==> flow/design.v <==
module register
	#(
		parameter WIDTH = 8
	)
	(
		input async_reset,
		input clk,
		input [(3 - 1) : 0] ctrl,
		input [(WIDTH - 1) : 0] data_input,
		output reg [(WIDTH - 1) : 0] data_output
	);
	reg [(WIDTH - 1) : 0] data_reg, data_next;
	always @(negedge async_reset, posedge clk) begin
		if (!async_reset) begin
			data_reg <= {WIDTH{1'b0}};
		end else begin
			data_reg <= data_next;
		end
	end
	always @(*) begin
		data_next <= data_reg;
		if (ctrl == 3'b000) begin
			data_next <= data_reg + {{(WIDTH-1){1'b0}}, {1'b1}};
		end 
		else if (ctrl == 3'b001) begin
			data_next <= data_reg - {{(WIDTH-1){1'b0}}, {1'b1}};
		end 
		else if (ctrl == 3'b010) begin
			data_next <= data_input;
		end 
		else if (ctrl == 3'b011) begin
			data_next <=  {WIDTH{1'b0}};
		end
	end
	always @(*) begin
		data_output <= data_reg;
	end
endmodule
module stove
	(
		input async_reset,
		input clk,
		input power_toggle,
		input [1 : 0] surface_toggle,
		input power_level_inc,
		input power_level_dec,
		input three_seconds_push,
		output reg [15 : 0] power_level_7seg_output
	);
	reg [(3 - 1) : 0] power_ctrl;
	reg power_data_input;
	wire power_data_output;
	register
		#(
			.WIDTH(1)
		)
	power
		(
			.async_reset(async_reset),
			.clk(clk),
			.ctrl(power_ctrl),
			.data_input(power_data_input),
			.data_output(power_data_output)
		);
	reg [(3 - 1) : 0] selected_surface_ctrl;
	reg [1 : 0] selected_surface_data_input;
	wire [1 : 0] selected_surface_data_output;
	register
		#(
			.WIDTH(2)
		)
	selected_surface
		(
			.async_reset(async_reset),
			.clk(clk),
			.ctrl(selected_surface_ctrl),
			.data_input(selected_surface_data_input),
			.data_output(selected_surface_data_output)
		);
	reg [(3 - 1) : 0] power_level_A_ctrl;
	reg [3 : 0] power_level_A_data_input;
	wire [3 : 0] power_level_A_data_output;
	register
		#(
			.WIDTH(4)
		)
	power_level_A
		(
			.async_reset(async_reset),
			.clk(clk),
			.ctrl(power_level_A_ctrl),
			.data_input(power_level_A_data_input),
			.data_output(power_level_A_data_output)
		);
	reg [(3 - 1) : 0] power_level_B_ctrl;
	reg [3 : 0] power_level_B_data_input; 
	wire [3 : 0] power_level_B_data_output;
	register
		#(
			.WIDTH(4)
		)
	power_level_B
		(
			.async_reset(async_reset),
			.clk(clk),
			.ctrl(power_level_B_ctrl),
			.data_input(power_level_B_data_input),
			.data_output(power_level_B_data_output)
		);
	reg [(3 - 1) : 0] security_lock_ctrl;
	reg security_lock_data_input; 
	wire security_lock_data_output;
	register
		#(
			.WIDTH(1)
		)
	security_lock
		(
			.async_reset(async_reset),
			.clk(clk),
			.ctrl(security_lock_ctrl),
			.data_input(security_lock_data_input),
			.data_output(security_lock_data_output)
		);
	localparam ONE_SECOND = 50_000_000;
	reg [(3 - 1) : 0] timer_ctrl;
	reg [27 : 0] timer_data_input; 
	wire [27 : 0] timer_data_output;
	register
		#(
			.WIDTH(28)
		)
	timer
		(
			.async_reset(async_reset),
			.clk(clk),
			.ctrl(timer_ctrl),
			.data_input(timer_data_input),
			.data_output(timer_data_output)
		);
	reg [(3 - 1) : 0] A_timer_ctrl;
	reg [31 : 0] A_timer_data_input; 
	wire [31 : 0] A_timer_data_output;
	register
		#(
			.WIDTH(32)
		)
	A_timer
		(
			.async_reset(async_reset),
			.clk(clk),
			.ctrl(A_timer_ctrl),
			.data_input(A_timer_data_input),
			.data_output(A_timer_data_output)
		);
	reg [(3 - 1) : 0] A_recently_on_ctrl;
	reg A_recently_on_data_input; 
	wire A_recently_on_data_output;
	register
		#(
			.WIDTH(1)
		)
	A_recently_on
		(
			.async_reset(async_reset),
			.clk(clk),
			.ctrl(A_recently_on_ctrl),
			.data_input(A_recently_on_data_input),
			.data_output(A_recently_on_data_output)
		);
	reg [(3 - 1) : 0] B_timer_ctrl;
	reg [31 : 0] B_timer_data_input; 
	wire [31 : 0] B_timer_data_output;
	register
		#(
			.WIDTH(32)
		)
	B_timer
		(
			.async_reset(async_reset),
			.clk(clk),
			.ctrl(B_timer_ctrl),
			.data_input(B_timer_data_input),
			.data_output(B_timer_data_output)
		);
	reg [(3 - 1) : 0] B_recently_on_ctrl;
	reg B_recently_on_data_input; 
	wire B_recently_on_data_output;
	register
		#(
			.WIDTH(1)
		)
	B_recently_on
		(
			.async_reset(async_reset),
			.clk(clk),
			.ctrl(B_recently_on_ctrl),
			.data_input(B_recently_on_data_input),
			.data_output(B_recently_on_data_output)
		);
	localparam STATE_POWER_OFF = 3'b000;
	localparam STATE_POWER_ON = 3'b001;
	localparam STATE_SECOND_STEP_TO_LOCK = 3'b010;
	localparam STATE_2SEC_LL = 3'b011;
	localparam STATE_SECOND_STEP_TO_UNLOCK = 3'b100;
	localparam STATE_10SEC_HH = 3'b101;
	reg [2 : 0] state_next, state_reg;
	always @(negedge async_reset, posedge clk) begin
		if (!async_reset) begin
			state_reg <= STATE_POWER_OFF;
		end else begin
			state_reg <= state_next;
		end
	end
	always @(*) begin
		power_data_input <= 1'b0;
		power_ctrl <= 3'd0;
		selected_surface_data_input <= 2'b00;
		selected_surface_ctrl <= 3'd0;
		power_level_A_data_input <= 4'b0000;
		power_level_A_ctrl <= 3'd0;
		power_level_B_data_input <= 4'b0000;
		power_level_B_ctrl <= 3'd0;
		security_lock_data_input <= 1'b0;
		security_lock_ctrl <= 3'd0;
		timer_data_input <= {28{1'b0}};
		timer_ctrl <= 3'd0;
		A_timer_data_input <= {32{1'b0}};
		A_timer_ctrl <= 3'd0;
		A_recently_on_data_input <= 1'b0;
		A_recently_on_ctrl <= 3'd0;
		B_timer_data_input <= {32{1'b0}};
		B_timer_ctrl <= 3'd0;
		B_recently_on_data_input <= 1'b0;
		B_recently_on_ctrl <= 3'd0;
		state_next <= state_reg;
		power_level_7seg_output <= 16'hFFFF;
		case (state_reg)
			STATE_POWER_OFF: begin
				if (power_toggle == 1'b1) begin
					selected_surface_data_input <= 2'b00;
					selected_surface_ctrl <= 3'd1;
					state_next <= STATE_POWER_ON;
				end
				power_level_7seg_output <= 16'hFFFF;
			end
			STATE_POWER_ON: begin
				if (surface_toggle[0] == 1'b1) begin  
					if (selected_surface_data_output & 2'b01)
						selected_surface_data_input <= selected_surface_data_output & 2'b10;
					else 
						selected_surface_data_input <= selected_surface_data_output | 2'b01;
					selected_surface_ctrl <= 3'd1;
				end
				if (surface_toggle[1] == 1'b1) begin  
					if (selected_surface_data_output & 2'b10)
						selected_surface_data_input <= selected_surface_data_output & 2'b01;
					else 
						selected_surface_data_input <= selected_surface_data_output | 2'b10;
					selected_surface_ctrl <= 3'd1;
				end
				if (security_lock_data_output == 1'b0 && power_level_inc == 1'b1) begin
					if (selected_surface_data_output & 2'b01 && power_level_A_data_output < 4'd9) begin
						power_level_A_ctrl <= 3'd3;
						A_recently_on_data_input <= 1'b0;
						A_recently_on_ctrl <= 3'd1;
						A_timer_ctrl <= 3'd2;
					end
					if (selected_surface_data_output & 2'b10 && power_level_B_data_output < 4'd9) begin
						power_level_B_ctrl <= 3'd3;
						B_recently_on_data_input <= 1'b0;
						B_recently_on_ctrl <= 3'd1;
						B_timer_ctrl <= 3'd2;
					end
				end
				if (security_lock_data_output == 1'b0 && power_level_dec == 1'b1) begin
					if (selected_surface_data_output & 2'b01 && power_level_A_data_output > 4'd0) begin
						power_level_A_ctrl <= 3'd4;
						if (power_level_A_data_output == 4'd1) begin
							A_recently_on_data_input <= 1'b1;
							A_recently_on_ctrl <= 3'd1;
							A_timer_ctrl <= 3'd2;
						end
					end
					if (selected_surface_data_output & 2'b10 && power_level_B_data_output > 4'd0) begin
						power_level_B_ctrl <= 3'd4;
						if (power_level_B_data_output == 4'd1) begin
							B_recently_on_data_input <= 1'b1;
							B_recently_on_ctrl <= 3'd1;
							B_timer_ctrl <= 3'd2;
						end
					end
				end
				if (A_recently_on_data_output == 1'b1) begin
					if (A_timer_data_output == 10  * ONE_SECOND) begin
						A_timer_ctrl <= 3'd2;
						A_recently_on_data_input <= 1'b0;
						A_recently_on_ctrl <= 3'd1;
					end else begin
						A_timer_ctrl <= 3'd3;
					end
				end
				if (B_recently_on_data_output == 1'b1) begin
					if (B_timer_data_output == 10  * ONE_SECOND) begin
						B_timer_ctrl <= 3'd2;
						B_recently_on_data_input <= 1'b0;
						B_recently_on_ctrl <= 3'd1;
					end else begin
						B_timer_ctrl <= 3'd3;
					end
				end
				if (selected_surface_data_output == 2'b00 && power_level_A_data_output == 4'b0000 && power_level_B_data_output == 4'b0000) begin
					if (security_lock_data_output == 1'b0 &&  three_seconds_push == 1'b1)
						state_next <= STATE_SECOND_STEP_TO_LOCK;
				end
				if (security_lock_data_output == 1'b1 && three_seconds_push == 1'b1) begin
					state_next <= STATE_SECOND_STEP_TO_UNLOCK;
				end
				if (power_toggle == 1'b1) begin
					if (A_recently_on_data_output == 1'b0 && B_recently_on_data_output == 1'b0) begin
						state_next <= STATE_POWER_OFF;
					end else begin
						timer_ctrl <= 3'd2;
						state_next <= STATE_10SEC_HH;
					end
				end
				if (security_lock_data_output <= 1'b1) begin
					power_level_7seg_output <= 16'hC7C7;
				end else begin
					power_level_7seg_output <= {selected_surface_data_output & 2'b10 ? 1'b0 : 1'b1, encode(power_level_B_data_output), selected_surface_data_output & 2'b01 ? 1'b0 : 1'b1, encode(power_level_A_data_output)};
				end
			end
			STATE_SECOND_STEP_TO_LOCK: begin
				if (power_level_inc == 1'b1) begin
					security_lock_data_input <= 1'b1;
					security_lock_ctrl <= 3'd1;
					timer_ctrl <= 3'd2;
					state_next <= STATE_2SEC_LL;
				end
			end
			STATE_2SEC_LL: begin
				if (timer_data_output == 2  * ONE_SECOND) begin
					timer_ctrl <= 3'd2;
					state_next <= STATE_POWER_OFF;
				end else begin
					timer_ctrl <= 3'd3;
				end
				power_level_7seg_output <= 16'hC7C7;
			end
			STATE_SECOND_STEP_TO_UNLOCK: begin
				if (power_level_dec == 1'b1) begin
					security_lock_data_input <= 1'b0;
					security_lock_ctrl <= 3'd1;
					state_next <= STATE_POWER_ON;
				end
			end
			STATE_10SEC_HH: begin
				if (timer_data_output == 10  * ONE_SECOND) begin
					timer_ctrl <= 3'd2;
					A_timer_ctrl <= 3'd2;
					A_recently_on_ctrl <= 3'd2;
					B_timer_ctrl <= 3'd2;
					B_recently_on_ctrl <= 3'd2;
					state_next <= STATE_POWER_OFF;
				end else begin
					timer_ctrl <= 3'd3;
				end
				power_level_7seg_output <= { B_recently_on_data_output == 1'b1 ? 8'h89 : 8'hFF, A_recently_on_data_output == 1'b1 ? 8'h89 : 8'hFF};
			end
		endcase
	end
	function automatic [6 : 0] encode
		(
			input [3 : 0] digit
		);
	begin
		case (digit)
			4'b0000: encode = 7'h40;
			4'b0001: encode = 7'h79;
			4'b0010: encode = 7'h24;
			4'b0011: encode = 7'h30;
			4'b0100: encode = 7'h19;
			4'b0101: encode = 7'h12;
			4'b0110: encode = 7'h02;
			4'b0111: encode = 7'h78;
			4'b1000: encode = 7'h00;
			4'b1001: encode = 7'h10;
		endcase
	end
	endfunction
endmodule
== Reports on stove ==
The steps from the RTL of stove to its reports follow in flow order.
Lines are those of the file above, counted from 1.
Cell names lack the library's common part.
The mark -- stands for no value.
Inputs
  design top: stove
  clock: clk
  standard-cell library: sky130hd
  timing corner: tt_025C_1v80

== Elaborated design ==
Source: Yosys, flattened and elaborated, memories not mapped. Widths are those after wreduce. Registers that Yosys merges into a memory's read port (data or address) are not register bits. Print and check cells do not count.
Storage and ports
  cells after elaboration: 262
  output and inout bits: 16
  bits of input ports: 8
  bits in registers: 108
Cells by class
  reduce/logical cells: 37
  magnitude comparators: 5
  $add $sub $neg: 18
  equal/unequal tests: 61
  mux-type cells: 127
  bitwise logic cells: 3
Operators with widths (count)
  2-to-1 mux 32 bit: 8
  parallel mux 7 bit (select 10 bit): 2
  2-to-1 mux 28 bit: 4
  adder 32 x 1 -> 32 bit with constant B: 2
  subtractor 32 x 1 -> 32 bit with constant B: 2
  equality test 32 x 29 -> 1 bit with constant B: 2
  equality test 3 x 2 -> 1 bit with constant B: 20
  2-to-1 mux 3 bit: 19
  2-to-1 mux 2 bit: 27
  2-to-1 mux 1 bit: 51
  parallel mux 16 bit (select 3 bit): 1
  nonzero test 4 bit: 9
  equality test 4 x 3 -> 1 bit with constant B: 8
  2-to-1 mux 4 bit: 8
  equality test 3 x 1 -> 1 bit with constant B: 10
  zero test 3 bit: 10
  adder 28 x 1 -> 28 bit with constant B: 1
  subtractor 28 x 1 -> 28 bit with constant B: 1
  equality test 28 x 27 -> 1 bit with constant B: 1
  equality test 4 x 2 -> 1 bit with constant B: 4
  equality test 4 bit with constant B: 4
  2-to-1 mux 16 bit: 1
  parallel mux 3 bit (select 5 bit): 1
  2-to-1 mux 7 bit: 2
  parallel mux 3 bit (select 4 bit): 1
  parallel mux 3 bit (select 2 bit): 2
  logical AND 2 x 1 -> 1 bit: 4
  inequality test 2 bit with constant B: 4
Not listed: further kinds 21, cells in them 42.

== Logic depth ==
Yosys ltp: most cells in a row. Word level: on the elaborated netlist, between registers, memories and ports. Mapped: between sequential cells and ports; inverters and the memories' decode and read muxes count.
Logic depth
  depth in word-level cells: 15
  ABC_AREA: 0
  mapped depth: 6
  gate-level depth less buffers: 6

== Synthesis result ==
Source: synth_stat.txt of the flow (Yosys; design flattened, memories mapped). It holds for the ABC_AREA given above (unset counts as 0); a run with the other value may have another netlist.
Cells by type (count)
  dfrtp_1: 46
  a21oi_1: 21
  o21ai_0: 20
  xnor2_1: 11
  nand3_1: 19
  inv_1: 24
  buf_4: 11
  nor2_1: 21
  ha_1: 6
  nand4_1: 11
  nand2_1: 12
  nand4b_1: 5
  buf_6: 3
  and3_1: 5
  nand2b_1: 5
  nor4_1: 5
  or3_1: 5
  nor3_1: 6
Other cell types: 27; their cells: 52.
Synthesis totals
  cell area after synthesis: 0.0026375 mm^2
  flip-flop cells: 47
  area of sequential cells: 0.0011774 mm^2
  standard cells after synthesis: 288
By module: a second synthesis without flattening, with its own total; a netlist apart from the flattened one above.
Second synthesis, totals
  cells (unflattened synthesis): 1435
  area total of the unflattened synthesis: 0.0107378 mm^2
Each row is one instance without its submodules.
By module
  register (WIDTH=32): cells 417, seq. area 0.0008008 mm^2, area 0.0030617 mm^2, instances 2
  register (WIDTH=28): cells 367, seq. area 0.0007007 mm^2, area 0.0027013 mm^2, instances 1
  stove: cells 132, seq. area 0.0001514 mm^2, area 0.0009759 mm^2, instances 1
  register (WIDTH=4): cells 37, seq. area 0.0001001 mm^2, area 0.0003291 mm^2, instances 2
  register (WIDTH=1): cells 5, seq. area 0.000025 mm^2, area 0.0000526 mm^2, instances 3
  register (WIDTH=2): cells 13, seq. area 0.00005 mm^2, area 0.0001214 mm^2, instances 1

== Timing after synthesis ==
Path of least setup slack by OpenSTA after synthesis, without wires, with an ideal clock, recovery checks aside; 20% of the period is set as input and as output delay. Where synthesis merged equal registers, the netlist keeps one of their names.
Timing post-synthesis
  path kind: register to register
  start point: register timer.data_reg[0]
  end point: register timer.data_reg[26]
  setup time: 0.077 ns
  clock period: 2.17 ns
  stages on the path: 6
  delay of the path: 1.980 ns
  setup slack: 0.190 ns
  buffers on the path: 0
  data required time: 2.093 ns
  arrival: 1.903 ns
  synthesis period reached: 1.98 ns
"delay of the path" = arrival - input delay + setup time.
"stages on the path": output pins that drive a net of the path, with the launching flip-flop's if there is one; two outputs of one cell count as two.
"synthesis period reached" = period - worst setup slack (recovery checks aside). The figure is calculated, with input and output delays left at 20% of the set period.
Between the ends stands the longest chain of elaborated cells between them, by number of cells; it is not shown to be the way that was timed. Of several equally long chains one is given.
Each line given opens the expression or statement behind the cell; cells for indexed reads and writes are added by Yosys, which also makes memories of some case tables.
On the way, post-synthesis
  path through: dfrtp_1 ha_1 nand3_1 or4_4 or4_1 a21oi_1
  length of the longest elaborated chain: 8
Ends and longest elaborated chain, post-synthesis
  start, declared: line 12  | reg [(WIDTH - 1) : 0] data_reg, data_next;
  start, assigned: line 15  | data_reg <= {WIDTH{1'b0}};
  start, assigned: line 17  | data_reg <= data_next;
  equality test 28 x 27 -> 1 bit: line 342  | if (timer_data_output == 2 * ONE_SECOND) begin
  2-to-1 mux 1 bit: line 342
  parallel mux 3 bit (select 4 bit): line 238  | case (state_reg)
  equality test 3 x 2 -> 1 bit: line 31  | else if (ctrl == 3'b011) begin
  2-to-1 mux 28 bit: line 31
  2-to-1 mux 28 bit: line 28  | else if (ctrl == 3'b010) begin
  2-to-1 mux 28 bit: line 25  | else if (ctrl == 3'b001) begin
  2-to-1 mux 28 bit: line 22  | if (ctrl == 3'b000) begin
  end, assigned: line 15
  end, assigned: line 17
  end, declared: line 12

== Worst path after layout ==
From the final timing report of entry B: the path of least setup slack in the routed layout; clock arrival at registers is part of the times.
Timing after layout
  path kind: register to output
  start point: register state_reg
  end point: output port power_level_7seg_output[4]
  clock period: 2.96 ns
  arrival: 1.78 ns
  stages on the path: 5
  buffers on the path: 1
  output delay: 0.59 ns
  data required time: 2.37 ns
  setup slack: 0.59 ns
An end named without its bit number is one bit of that signal or, where synthesis recoded a state register, one of its new flip-flops.
Between the ends stands the longest chain of elaborated cells between them, by number of cells; it is not shown to be the way that was timed. Of several equally long chains one is given.
On the way, after layout
  path through: dfrtp_1 nor2_1 nand2_1 o21ai_0 clkdlybuf4s50_1
  length of the longest elaborated chain: 2
Ends and longest elaborated chain, after layout
  start, declared: line 207  | reg [2 : 0] state_next, state_reg;
  start, assigned: line 210  | state_reg <= STATE_POWER_OFF;
  start, assigned: line 212  | state_reg <= state_next;
  equality test 3 bit: line 238  | case (state_reg)
  parallel mux 16 bit (select 3 bit): line 238
  end, declared: line 48  | output reg [15 : 0] power_level_7seg_output

Add stored flow runs of stove

Measured data: module stove, platform sky130hd, 2 stored runs of the flow under differing settings, order arbitrary. Input and output delays are each 20% of the period that was set; the output load is 0.01 pF.
"achieved clock period" means the clock period less the worst setup slack. The figure is calculated, with input and output delays left at 20% of the set period.
"worst setup path time": the worst setup path's part of the clock period (all of it between registers, 20% less for each end at a port) less its slack. A launch clock that arrives late makes it longer, a capture clock that arrives late makes it shorter.
"power" is the tool's figure for a default switching activity; nothing was simulated.

Entry A
==> flow/run.sh <==
#!/bin/bash
# the make line also repeats the synthesis and layout settings of config.mk as NAME=value (left out here)
make -C /OpenROAD-flow-scripts/flow DESIGN_CONFIG=/design/flow/config.mk WORK_HOME=/design/flow/orfs CLKGATE_MAP_FILE= finish
==> flow/config.mk <==
export PLATFORM = sky130hd
export DESIGN_NAME = stove
export DESIGN_NICKNAME = stove
export VERILOG_FILES = /design/flow/design.v
export SDC_FILE = /design/flow/constraint.sdc
export NUM_CORES = 4
export LEC_CHECK = 0
export ABC_AREA = 0
export CAP_MARGIN = 20
export CORE_ASPECT_RATIO = 0.88
export CORE_MARGIN = 2
export CORE_UTILIZATION = 72
export CTS_CLUSTER_DIAMETER = 110
export CTS_CLUSTER_SIZE = 84
export GPL_TIMING_DRIVEN = 0
export PLACE_DENSITY_LB_ADDON = 0.29
export SETUP_SLACK_MARGIN = 0.41
export SLEW_MARGIN = 20
export TNS_END_PERCENT = 75
==> flow/constraint.sdc <==
create_clock -name core_clock -period 1.72 [get_ports {clk}]
set_input_delay 0.3440 -clock core_clock [delete_from_list [all_inputs] [get_ports {clk}]]
set_output_delay 0.3440 -clock core_clock [all_outputs]
set_load 0.01 [all_outputs]

==> results of entry A <==
did not finish, clock tree synthesis stopped with DPL-0038

Entry B
==> flow/run.sh <==
#!/bin/bash
# the make line also repeats the synthesis and layout settings of config.mk as NAME=value (left out here)
make -C /OpenROAD-flow-scripts/flow DESIGN_CONFIG=/design/flow/config.mk WORK_HOME=/design/flow/orfs CLKGATE_MAP_FILE= finish
==> flow/config.mk <==
export PLATFORM = sky130hd
export DESIGN_NAME = stove
export DESIGN_NICKNAME = stove
export VERILOG_FILES = /design/flow/design.v
export SDC_FILE = /design/flow/constraint.sdc
export NUM_CORES = 4
export LEC_CHECK = 0
export CAP_MARGIN = 20
export CORE_MARGIN = 2
export CORE_UTILIZATION = 40
export SLEW_MARGIN = 20
==> flow/constraint.sdc <==
create_clock -name core_clock -period 2.96 [get_ports {clk}]
set_input_delay 0.5920 -clock core_clock [delete_from_list [all_inputs] [get_ports {clk}]]
set_output_delay 0.5920 -clock core_clock [all_outputs]
set_load 0.01 [all_outputs]

==> results of entry B <==
chip area after synthesis (Yosys): 0.0026375 mm^2
die area: 0.007259 mm^2
standard-cell area of the final layout: 0.0029253 mm^2
utilization: 46.1%
worst setup slack after layout: 0.592 ns
total negative slack: 0.000 ns
power: 1313 µW
achieved clock period: 2.368 ns
worst setup path time: 1.78 ns
worst setup path kind: register to output
