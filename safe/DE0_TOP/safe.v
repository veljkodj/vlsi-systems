==> flow/design.v <==
module register
	#(
		parameter WIDTH = 8
	)
	(
		input async_reset,
		input clk,
		input [(3 - 1) : 0] ctrl,
		input [(WIDTH - 1) : 0] data_input,
		output reg [(WIDTH - 1) : 0] data_output
	);
	reg [(WIDTH - 1) : 0] data_reg, data_next;
	always @(negedge async_reset, posedge clk) begin
		if (!async_reset) begin
			data_reg <= {WIDTH{1'b0}};
		end else begin
			data_reg <= data_next;
		end
	end
	always @(*) begin
		data_next <= data_reg;
		if (ctrl == 3'b000) begin
			data_next <= data_reg + {{(WIDTH-1){1'b0}}, {1'b1}};
		end 
		else if (ctrl == 3'b001) begin
			data_next <= data_reg - {{(WIDTH-1){1'b0}}, {1'b1}};
		end 
		else if (ctrl == 3'b010) begin
			data_next <= data_input;
		end 
		else if (ctrl == 3'b011) begin
			data_next <=  {WIDTH{1'b0}};
		end
	end
	always @(*) begin
		data_output <= data_reg;
	end
endmodule
module safe
	(
		input async_reset,
		input clk,
		input short_button_push,
		input long_button_push,
		input [3 : 0] digit,
		output reg [7 : 0] seven_seg_output
	);
	localparam SAVED_DIGIT_0 = 0;
	localparam SAVED_DIGIT_1 = 1;
	localparam SAVED_DIGIT_2 = 2;
	localparam ENTERED_DIGIT_0 = 3;
	localparam ENTERED_DIGIT_1 = 4;
	localparam ENTERED_DIGIT_2 = 5;
	reg [(3 - 1) : 0] register_ctrl [5 : 0];
	reg [3 : 0] register_data_input [5 : 0];
	wire [3 : 0] register_data_output [5 : 0];
	genvar i;
	generate
		for (i = 0; i < 6; i = i + 1) begin: generate_block
			register
			#(
				.WIDTH(4)
			)
			register
			(
				.async_reset(async_reset),
				.clk(clk),
				.ctrl(register_ctrl[i]),
				.data_input(register_data_input[i]),
				.data_output(register_data_output[i])
			);
		end
	endgenerate
	localparam ONE_SECOND = 28'h2FAF080;
	reg [(3 - 1) : 0] cntr_ctrl;
	wire [27 : 0] cntr_data_output;
	register
		#(
			.WIDTH(28)
		)
	cntr
		(
			.async_reset(async_reset),
			.clk(clk),
			.ctrl(cntr_ctrl),
			.data_input({28{1'b0}}),
			.data_output(cntr_data_output)
		);
	reg [(3 - 1) : 0] round_ctrl;
	wire [1 : 0] round_data_output;
	register
		#(
			.WIDTH(2)
		)
	round
		(
			.async_reset(async_reset),
			.clk(clk),
			.ctrl(round_ctrl),
			.data_input({4{1'b0}}),
			.data_output(round_data_output)
		);
	localparam PIN_SETUP = 2'b00;
	localparam LOCKED = 2'b01;
	localparam UNLOCKED = 2'b10;
	reg [1 : 0] state_reg, state_next;
	always @(posedge clk, negedge async_reset) begin
		if (!async_reset)
			state_reg <= PIN_SETUP;
		else
			state_reg <= state_next;
	end
	integer j;
	integer k;
	always @(*) begin
		for (j = 0; j < 6; j = j + 1) begin
			register_ctrl[j] <= 3'b100;
			register_data_input[j] <= register_data_output[j];
		end
		cntr_ctrl <= 3'b100;
		round_ctrl <= 3'b100;
		state_next <= state_reg;
		seven_seg_output <= 8'hFF;
		case (state_reg)
			PIN_SETUP: begin
				if (short_button_push == 1'b1) begin
					for (k = 1; k < 3; k = k + 1) begin
						register_data_input[k-1] <= register_data_output[k];
						register_ctrl[k-1] <= 3'b010;
					end
					register_data_input[SAVED_DIGIT_2] <= digit;
					register_ctrl[SAVED_DIGIT_2] <= 3'b010;
				end
				if (long_button_push == 1'b1)
					state_next <= LOCKED;
				seven_seg_output <= seven_seg(register_data_output[SAVED_DIGIT_2]);
			end
			LOCKED: begin
				if (
					register_data_output[SAVED_DIGIT_0] == register_data_output[ENTERED_DIGIT_0] &&
					register_data_output[SAVED_DIGIT_1] == register_data_output[ENTERED_DIGIT_1] &&
					register_data_output[SAVED_DIGIT_2] == register_data_output[ENTERED_DIGIT_2]
				) 
					state_next <= UNLOCKED;
				if (short_button_push == 1'b1) begin
					for (k = 4; k < 6; k = k + 1) begin
						register_data_input[k-1] <= register_data_output[k];
						register_ctrl[k-1] <= 3'b010;
					end
					register_data_input[ENTERED_DIGIT_2] <= digit;
					register_ctrl[ENTERED_DIGIT_2] <= 3'b010;
				end
				seven_seg_output <= 8'hC7;
			end
			UNLOCKED: begin
				cntr_ctrl <= 3'b000;
				if (cntr_data_output >= 2 * ONE_SECOND) begin
					cntr_ctrl <= 3'b011;
					if (round_data_output == 2'b10)
						round_ctrl <= 3'b011;
					else 
						round_ctrl <= 3'b000;
				end
				if (short_button_push == 1'b1)
					state_next <= PIN_SETUP;
				if (long_button_push == 1'b1) begin
					for (k = 3; k < 6; k = k + 1)
						register_ctrl[k] <= 3'b011;
					state_next <= LOCKED;
				end
				seven_seg_output <= seven_seg(register_data_output[round_data_output]);
			end
		endcase
	end
	function [7 : 0] seven_seg 
	(
		input [3 : 0] digit
	);
	begin
		case (digit)
			4'h0: seven_seg = 8'hC0;
			4'h1: seven_seg = 8'hF9;
			4'h2: seven_seg = 8'hA4;
			4'h3: seven_seg = 8'hB0;
			4'h4: seven_seg = 8'h99;
			4'h5: seven_seg = 8'h92;
			4'h6: seven_seg = 8'h82;
			4'h7: seven_seg = 8'hF8;
			4'h8: seven_seg = 8'h80;
			4'h9: seven_seg = 8'h90;
		endcase
	end
	endfunction
endmodule
Step by step through the tools: safe
What the tools print for safe, step after step.
Lines are those of the file above, counted from 1.
Cell names lack the library's common part.
A cell with n/a has no value.
- top: safe
- clock: clk
- standard-cell library: sky130hd
- library corner: tt_025C_1v80

Word-level counts
Counts by Yosys on the flattened word-level netlist (proc, flatten, opt, wreduce). Print and check cells are left out. Cells with the same type and inputs are merged into one.
- noted bits in registers: 56
- bits in latches: 0
- bits in writable memories at 0
- noted ROM bits: 0
- clocked read ports x word width: 0
- memory cells: 0
- noted output and inout port bits: 8
- add/sub/neg operators: 16
- noted $mul: 0
- divide/modulo/power cells at 0
- $lt $le $gt $ge: 1
- equality and inequality tests at 45
- noted shift operators: 0
- multiplexer cells at 58
- noted bitwise operators: 0
- reduce/logical cells: 18
- operators with widths (kind ; number):
    parallel mux 8 bit (select 10 bit) ; 2
    2-to-1 mux 4 bit ; 32
    2-to-1 mux 28 bit ; 4
    == test 4 x 3 -> 1 bit with constant B ; 8
    adder 28 x 1 -> 28 bit with constant B ; 1
    subtractor 28 x 1 -> 28 bit with constant B ; 1
    >= comparator 28 x 27 -> 1 bit with constant B ; 1
    == test 3 x 2 -> 1 bit with constant B ; 8
    adder 4 x 1 -> 4 bit with constant B ; 6
    subtractor 4 x 1 -> 4 bit with constant B ; 6
    parallel mux 8 bit (select 3 bit) ; 1
    2-to-1 mux 2 bit ; 10
    2-to-1 mux 3 bit ; 6
    == test 4 x 2 -> 1 bit with constant B ; 4
    == test 4 bit with constant B ; 4
    nonzero test 4 bit ; 4
    parallel mux 4 bit (select 4 bit) ; 1
    == test 3 x 1 -> 1 bit with constant B ; 4
    zero test 3 bit ; 4
    == test 4 bit ; 3
    == test 4 x 1 -> 1 bit with constant B ; 2
    inequality test 4 x 2 -> 1 bit with constant B ; 2
    inequality test 4 x 3 -> 1 bit with constant B ; 2
    zero test 4 bit ; 2
    == test 2 bit with constant B ; 3
    AND reduction 3 bit ; 2
    parallel mux 3 bit (select 2 bit) ; 1
    parallel mux 2 bit (select 3 bit) ; 1
Not listed: further kinds 9, cells in them 13.

Logic depth
Yosys ltp: most cells in a row. Word level: on the elaborated netlist, between registers, memories and ports. Mapped: between sequential cells and ports; inverters and the memories' decode and read muxes count.
- noted word-level depth: 9
- ABC_AREA: 0
- gate-level depth with buffers at 8

Netlist
Source: synth_stat.txt of the flow (Yosys; design flattened, memories mapped). It holds for the ABC_AREA given above (unset counts as 0); a run with the other value may have another netlist.
- cell types (cell type ; number):
    dfrtp_1 ; 56
    xor2_1 ; 21
    nor2_1 ; 40
    ha_1 ; 10
    mux2_2 ; 11
    xnor2_1 ; 13
    a22o_1 ; 12
    nand2_1 ; 20
    o21ai_0 ; 14
    a21oi_1 ; 12
    nand3_1 ; 12
    buf_6 ; 5
    inv_1 ; 15
    mux2i_1 ; 5
    nand4_1 ; 8
    and4_1 ; 5
    a222oi_1 ; 4
    nand2b_1 ; 5
Not listed: further types 36, cells in them 59.
- standard cells after synthesis at 327
- noted chip area (Yosys): 0.0032381 mm²
- area of sequential cells at 0.0014276 mm²
- mapped flip-flops at 57
- noted buffers: 16
By module: a second synthesis without flattening, with its own total; a netlist apart from the flattened one above.
- noted cell total of the unflattened synthesis: 742
- area (unflattened synthesis) at 0.0058719 mm²
Rows give one instance, submodules left out.
- modules (module ; times used ; cells ; area (mm²) ; sequential area (mm²)):
    register #(WIDTH=28) ; 1 ; 367 ; 0.0027013 ; 0.0007007
    register #(WIDTH=4) ; 6 ; 37 ; 0.0003291 ; 0.0001001
    safe ; 1 ; 140 ; 0.0010748 ; 0.0000763
    register #(WIDTH=2) ; 1 ; 13 ; 0.0001214 ; 0.00005

Worst setup path after synthesis
Path of least setup slack by OpenSTA after synthesis, without wires, with an ideal clock, recovery checks aside; 20% of the period is set as input and as output delay. Where synthesis merged equal registers, the netlist keeps one of their names.
- path type: register to output
- start: register round.data_reg[0]
- end: output seven_seg_output[0]
- clock period at 3890 ps
- noted external output delay: 778 ps
- launch time at the first pin at 0 ps
- arrival time: 1872 ps
- required time at 3112 ps
- noted slack: 1240 ps
- delay of the path at 1872 ps
- driving pins on the path at 7
- synthesis period reached: 2650 ps
"delay of the path" = arrival - input delay + setup time.
At an output port there is no setup time.
"driving pins on the path" counts driving pins, that of a launching flip-flop among them; a cell with two outputs on the path counts twice.
"synthesis period reached" = period - worst setup slack (recovery checks aside). The figure is calculated, with input and output delays left at 20% of the set period.
The rows between start and end are the longest chain of elaborated cells between them; the timing report does not say that the signal goes this way. Where chains are equally long, one stands for them.
A line is the first line of the expression or statement that the cell stems from. Yosys adds cells for indexed reads and writes and turns some case tables into memories.
- cell sequence: dfrtp_1 inv_1 ha_1 a222oi_1 mux2i_1 or3_1 o221ai_1
- noted length of the longest elaborated chain: 6
- elaborated cells on any way between the ends: 18
- those cells by class: eq/ne (12); mux (4); reduce/logical (2)
- ends and longest elaborated chain, post-synthesis (element ; RTL line ; text):
    from (decl) ; 12 ; reg [(WIDTH - 1) : 0] data_reg, data_next;
    from (assign) ; 15 ; data_reg <= {WIDTH{1'b0}};
    from (assign) ; 17 ; data_reg <= data_next;
    == test 2 bit ; 171 ; seven_seg_output <= seven_seg(register_data_output[round_data_output]);
    parallel mux 4 bit (select 4 bit) ; 171 ;
    2-to-1 mux 4 bit ; 124 ; case (state_reg)
    == test 4 bit ; 180 ; case (digit)
    parallel mux 8 bit (select 10 bit) ; 180 ;
    parallel mux 8 bit (select 3 bit) ; 124 ;
    to (decl) ; 46 ; output reg [7 : 0] seven_seg_output

Timing after layout
Path of least setup slack in the final report of flow run 1 (OpenROAD, finished layout, wires in). Where an end is a register, its clock arrival counts in the times.
The report prints the path's times to 10 ps; the period is as set.
- path type: register to output
- start: register round.data_reg[0]
- end: output seven_seg_output[1]
- clock period at 5090 ps
- noted external output delay: 1020 ps
- launch time at the first pin at 320 ps
- arrival time: 2920 ps
- required time at 4070 ps
- noted slack: 1150 ps
- driving pins on the path at 8
The rows between start and end are the longest chain of elaborated cells between them; the timing report does not say that the signal goes this way. Where chains are equally long, one stands for them.
- cell sequence: dfrtp_1 inv_1 ha_1 mux2i_1 xor2_1 nand3_1 nand3_1 clkdlybuf4s50_1
- noted length of the longest elaborated chain: 6
- elaborated cells on any way between the ends: 18
- those cells by class: eq/ne (12); mux (4); reduce/logical (2)
- ends and longest elaborated chain, post-layout (element ; RTL line ; text):
    from (decl) ; 12 ; reg [(WIDTH - 1) : 0] data_reg, data_next;
    from (assign) ; 15 ; data_reg <= {WIDTH{1'b0}};
    from (assign) ; 17 ; data_reg <= data_next;
    == test 2 bit ; 171 ; seven_seg_output <= seven_seg(register_data_output[round_data_output]);
    parallel mux 4 bit (select 4 bit) ; 171 ;
    2-to-1 mux 4 bit ; 124 ; case (state_reg)
    == test 4 bit ; 180 ; case (digit)
    parallel mux 8 bit (select 10 bit) ; 180 ;
    parallel mux 8 bit (select 3 bit) ; 124 ;
    to (decl) ; 46 ; output reg [7 : 0] seven_seg_output

Hand-over note for safe

Stored flow runs of safe (2 of them; Yosys, OpenROAD, sky130hd). They differ in their settings and are not a sequence. Constraints: input delay and output delay 20% of the set period each, output load 0.01 pF.
"period reached" means the clock period less the worst setup slack. The figure is calculated, with input and output delays left at 20% of the set period.
By "power" is meant OpenSTA's value without simulated activity: inputs other than the clock are taken to toggle once in ten clock periods, and the tool carries that through the logic.

Flow run 1

==> flow/run.sh <==
#!/bin/bash
# the make line also repeats the synthesis and layout settings of config.mk as NAME=value (left out here)
make -C /OpenROAD-flow-scripts/flow DESIGN_CONFIG=/design/flow/config.mk WORK_HOME=/design/flow/orfs CLKGATE_MAP_FILE= finish
==> flow/config.mk <==
export PLATFORM = sky130hd
export DESIGN_NAME = safe
export DESIGN_NICKNAME = safe
export VERILOG_FILES = /design/flow/design.v
export SDC_FILE = /design/flow/constraint.sdc
export NUM_CORES = 4
export LEC_CHECK = 0
export CAP_MARGIN = 20
export CORE_MARGIN = 2
export CORE_UTILIZATION = 40
export SLEW_MARGIN = 20
==> flow/constraint.sdc <==
create_clock -name core_clock -period 5.09 [get_ports {clk}]
set_input_delay 1.0180 -clock core_clock [delete_from_list [all_inputs] [get_ports {clk}]]
set_output_delay 1.0180 -clock core_clock [all_outputs]
set_load 0.01 [all_outputs]

Measured in flow run 1:
- noted the period reached: 3941 ps
- noted the setup slack of the worst path: 1149 ps
- mapped cell area after synthesis: 0.0032381 mm²
- noted the power: 0.001488 W
- standard-cell area after routing: 0.0036122 mm²
- noted the overall die area: 0.0088313 mm²

Flow run 2

==> flow/run.sh <==
#!/bin/bash
# the make line also repeats the synthesis and layout settings of config.mk as NAME=value (left out here)
make -C /OpenROAD-flow-scripts/flow DESIGN_CONFIG=/design/flow/config.mk WORK_HOME=/design/flow/orfs CLKGATE_MAP_FILE= finish
==> flow/config.mk <==
export PLATFORM = sky130hd
export DESIGN_NAME = safe
export DESIGN_NICKNAME = safe
export VERILOG_FILES = /design/flow/design.v
export SDC_FILE = /design/flow/constraint.sdc
export NUM_CORES = 4
export LEC_CHECK = 0
export ABC_AREA = 0
export CAP_MARGIN = 20
export CELL_PAD_IN_SITES_DETAIL_PLACEMENT = 2
export CORE_ASPECT_RATIO = 0.56
export CORE_MARGIN = 6
export CORE_UTILIZATION = 42
export CTS_CLUSTER_DIAMETER = 134
export CTS_CLUSTER_SIZE = 82
export GPL_TIMING_DRIVEN = 0
export MIN_ROUTING_LAYER = met1
export PLACE_DENSITY_LB_ADDON = 0.18
export SETUP_SLACK_MARGIN = 0.53
export SLEW_MARGIN = 0
==> flow/constraint.sdc <==
create_clock -name core_clock -period 2.63 [get_ports {clk}]
set_input_delay 0.5260 -clock core_clock [delete_from_list [all_inputs] [get_ports {clk}]]
set_output_delay 0.5260 -clock core_clock [all_outputs]
set_load 0.01 [all_outputs]

Measured in flow run 2:
- noted the period reached: 3334 ps
- noted the setup slack of the worst path: -704 ps
- mapped cell area after synthesis: 0.0032381 mm²
- noted the power: 0.003702 W
- standard-cell area after routing: 0.0042829 mm²
- noted the overall die area: 0.01005 mm²

End of note.
